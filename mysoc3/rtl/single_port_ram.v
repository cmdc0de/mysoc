==> flow/design.v <==
module single_port_ram
	#(
		parameter ADDR_WIDTH = 16
		, parameter DATA_WIDTH = 32
		, parameter DEPTH = 16
	)
	(
		input clk
		, input [ADDR_WIDTH-1:0] addr
		, inout [DATA_WIDTH-1:0] data
		, input cs
		, input we
		, input oe
	);
		reg [DATA_WIDTH-1:0] tmp_data;
		reg [DATA_WIDTH-1:0] mem[DEPTH];
		always @(posedge clk) begin
			if(~cs & ~we & oe) begin 
				mem[addr] <= data;
			end
		end
		always @(posedge clk) begin
			if(~cs & ~oe & we) begin 
				tmp_data <= mem[addr];
			end
		end
		assign data = (~cs & ~oe & we) ? tmp_data : 'hz;
endmodule 
== Step by step through the tools: single_port_ram ==
Tool output for the design above, in the order of the flow.
Lines are those of the file above, counted from 1.
Operators: Yosys type, input widths -> output width; for muxes data width and select width s.
Library cell names are shortened.
The mark - stands for no value.
Inputs
  top module: single_port_ram
  clock port: clk
  standard-cell library: sky130hd
  timing corner: tt_025C_1v80

== Word-level counts ==
Counts by Yosys on the flattened word-level netlist (proc, flatten, opt, wreduce; memories kept). Register bits leave out memories and registers merged into their read ports (data or address); mux counts leave out enables and synchronous resets folded into registers. Print and check cells are left out. Cells with the same type and inputs are merged into one.
Yosys's memory passes give these memory sizes; they may raise the number of words (mostly to a power of two), join words into wider ones and drop unused or constant bits.
Word-level totals
  memories: 1
  memory bits (writable): 512
  flip-flop bits (word level): 0
  clocked read ports x word width: 32
  output and inout bits: 32
  input port bits: 20
Memory list
  mem: words 16, width 32, rd ports 1, write ports 1, line 16  | reg [DATA_WIDTH-1:0] mem[DEPTH];
Cells by class
  multiplexer cells: 4
  bitwise gates (word level): 7
Operators with widths (number)
  $mux 32: 2
  $and 1x1->1: 4
  $mux 4: 1
  $not 1->1: 3
  $mux 1: 1

== Logic depth ==
Depth = most cells in a row (Yosys ltp): at word level without a register or memory, in the mapped netlist without a sequential cell, where the memories' decode and read muxes count.
Depth
  depth in word-level cells: 5
  ABC_AREA: 0
  gate-level depth with buffers: 6
  gate-level depth less buffers: 3

== After synthesis ==
Yosys stat after the flow's synthesis: flattened, memories mapped to cells. It holds for the ABC_AREA given above (unset counts as 0); a run with the other value may have another netlist.
Mapped netlist
  cells in the netlist: 844
  cell area after synthesis: 0.0202181 mm2
  buffers: 46
  mapped flip-flops: 544
Cells by type
  edfxtp_1: number 544, total area 1.63E+04 um2
  mux4_2: number 128, total area 2.88E+03 um2
  a22oi_1: number 64, total area 480.461 um2
  nand2_1: number 35, total area 131.376 um2
  clkbuf_1: number 26, total area 97.594 um2
  buf_6: number 8, total area 90.086 um2
  buf_2: number 10, total area 50.048 um2
  nor2_1: number 13, total area 48.797 um2
  nand2b_1: number 4, total area 25.024 um2
  nor3_1: number 4, total area 20.019 um2
  nor2b_1: number 2, total area 12.512 um2
  nor4bb_1: number 1, total area 10.01 um2
  nor4b_1: number 1, total area 8.758 um2
  buf_4: number 1, total area 7.507 um2
  nor3b_1: number 1, total area 7.507 um2
  and2_1: number 1, total area 6.256 um2
  buf_1: number 1, total area 3.754 um2

== Timing after synthesis ==
Source: OpenSTA report_checks on the synthesized netlist (no wires, ideal clock, input and output delay 20% of the period each), path of least setup slack; recovery checks are left aside. Register names are those of the netlist, which keeps one name where synthesis merged equal registers.
Timing path after synthesis
  kind: in2reg
  start point: input addr[1]
  end point: memory mem[0][0]
  path slack: 606 ps
  delay of the path: 3338 ps
  driving pins on the path: 4
  buffers on the path: 1
  input delay: 986 ps
  launch time at the first pin: 986 ps
  clock period: 4930 ps
  library setup time: 461 ps
  data arrival time: 3863 ps
  synthesis period reached: 4324 ps
"delay of the path" is the arrival time less input delay plus setup time.
"driving pins on the path" counts driving pins, that of a launching flip-flop among them; a cell with two outputs on the path counts twice.
"synthesis period reached" = period - worst setup slack (recovery checks aside). The figure is calculated, with input and output delays left at 20% of the set period.
Between the ends stands the longest chain of elaborated cells between them, by number of cells; it is not shown to be the way that was timed. Of several equally long chains one is given.
A line is the first line of the expression or statement that the cell stems from. Yosys adds cells for indexed reads and writes and turns some case tables into memories.
On the way, after synthesis
  path through: buf_2 > nor4b_1 > nand2b_1 > nor3_1
  cells in the longest elaborated chain: 1
  elaborated cells between the ends (all ways): 1
  RTL lines with such cells: 1
  those cells by class: 1 x mux
RTL lines, path after synthesis
  start, declared: line 9  | , input [ADDR_WIDTH-1:0] addr
  $mux 4: line 18  | if(~cs & ~we & oe) begin
  end, declared: line 16  | reg [DATA_WIDTH-1:0] mem[DEPTH];

== Path in the finished layout ==
From the final timing report of flow run 1: the path of least setup slack in the routed layout; clock arrival at registers is part of the times.
The path's times are printed in steps of 10 ps; the period is the one set.
Timing path after layout
  kind: in2reg
  start point: input oe
  end point: memory mem[5][22]
  launch time at the first pin: 1060 ps
  buffers on the path: 2
  clock period: 5290 ps
  input delay: 1060 ps
  data arrival time: 3680 ps
  library setup time: 340 ps
  path slack: 1850 ps
  driving pins on the path: 5
Between the ends stands the longest chain of elaborated cells between them, by number of cells; it is not shown to be the way that was timed. Of several equally long chains one is given.
The path ends at the enable pin of a flip-flop; only ways to that pin are counted.
On the way, after layout
  path through: clkdlybuf4s50_1 > nor4b_1 > nand2_1 > nor2_4 > buf_4
  cells in the longest elaborated chain: 2
  elaborated cells between the ends (all ways): 3
  RTL lines with such cells: 1
  those cells by class: 2 x mux; 1 x logic
RTL lines, path after layout
  start, declared: line 13  | , input oe
  $and 1x1->1: line 18  | if(~cs & ~we & oe) begin
  $mux 4: line 18
  end, declared: line 16  | reg [DATA_WIDTH-1:0] mem[DEPTH];

Subject: single_port_ram on sky130hd, stored results

Hello all,

Record of 2 stored runs of the RTL-to-layout flow on single_port_ram, platform sky130hd. The runs are unordered. Constraints: input delay and output delay 20% of the set period each, output load 0.01 pF.
"achieved clock period" = clock period - worst setup slack. The figure is calculated, with input and output delays left at 20% of the set period.
"worst setup path time" is the time allowed to the run's worst setup path (the clock period less input and output delay, where it has them) less its slack. Clock arrival times count: a late capture clock shortens it, a late launch clock lengthens it.
"worst setup path time" is known to 10 ps.

Flow run 1
==> flow/run.sh <==
#!/bin/bash
# the make line also repeats the synthesis and layout settings of config.mk as NAME=value (left out here)
make -C /OpenROAD-flow-scripts/flow DESIGN_CONFIG=/design/flow/config.mk WORK_HOME=/design/flow/orfs CLKGATE_MAP_FILE= finish
==> flow/config.mk <==
export PLATFORM = sky130hd
export DESIGN_NAME = single_port_ram
export DESIGN_NICKNAME = single_port_ram
export VERILOG_FILES = /design/flow/design.v
export SDC_FILE = /design/flow/constraint.sdc
export NUM_CORES = 4
export LEC_CHECK = 0
export CAP_MARGIN = 20
export CORE_MARGIN = 2
export CORE_UTILIZATION = 50
export SLEW_MARGIN = 20
==> flow/constraint.sdc <==
create_clock -name core_clock -period 5.29 [get_ports {clk}]
set_input_delay 1.0580 -clock core_clock [delete_from_list [all_inputs] [get_ports {clk}]]
set_output_delay 1.0580 -clock core_clock [all_outputs]
set_load 0.01 [all_outputs]

==> results of flow run 1 <==
chip area after synthesis (Yosys): 0.0202181 mm2
die area: 0.0420599 mm2
standard-cell area of the final layout: 0.022693 mm2
utilization: 57.0%
worst setup slack after layout: 1846 ps
worst hold slack: 561 ps
achieved clock period: 3444 ps
worst setup path time: 2390 ps
worst setup path kind: in2reg

Flow run 2
==> flow/run.sh <==
#!/bin/bash
# the make line also repeats the synthesis and layout settings of config.mk as NAME=value (left out here)
make -C /OpenROAD-flow-scripts/flow DESIGN_CONFIG=/design/flow/config.mk WORK_HOME=/design/flow/orfs CLKGATE_MAP_FILE= finish
==> flow/config.mk <==
export PLATFORM = sky130hd
export DESIGN_NAME = single_port_ram
export DESIGN_NICKNAME = single_port_ram
export VERILOG_FILES = /design/flow/design.v
export SDC_FILE = /design/flow/constraint.sdc
export NUM_CORES = 4
export LEC_CHECK = 0
export CAP_MARGIN = 20
export CELL_PAD_IN_SITES_GLOBAL_PLACEMENT = 0
export CORE_ASPECT_RATIO = 0.83
export CORE_MARGIN = 2
export CORE_UTILIZATION = 30
export CTS_CLUSTER_SIZE = 19
export GPL_ROUTABILITY_DRIVEN = 1
export MIN_ROUTING_LAYER = met2
export PLACE_DENSITY_LB_ADDON = 0.14
export SETUP_SLACK_MARGIN = 0.49
export SLEW_MARGIN = 20
==> flow/constraint.sdc <==
create_clock -name core_clock -period 3.02 [get_ports {clk}]
set_input_delay 0.6040 -clock core_clock [delete_from_list [all_inputs] [get_ports {clk}]]
set_output_delay 0.6040 -clock core_clock [all_outputs]
set_load 0.01 [all_outputs]

==> results of flow run 2 <==
chip area after synthesis (Yosys): 0.0202181 mm2
die area: 0.0694954 mm2
standard-cell area of the final layout: 0.0237953 mm2
utilization: 35.8%
worst setup slack after layout: 739 ps
worst hold slack: 82 ps
achieved clock period: 2281 ps
worst setup path time: 1680 ps
worst setup path kind: in2reg

Thanks
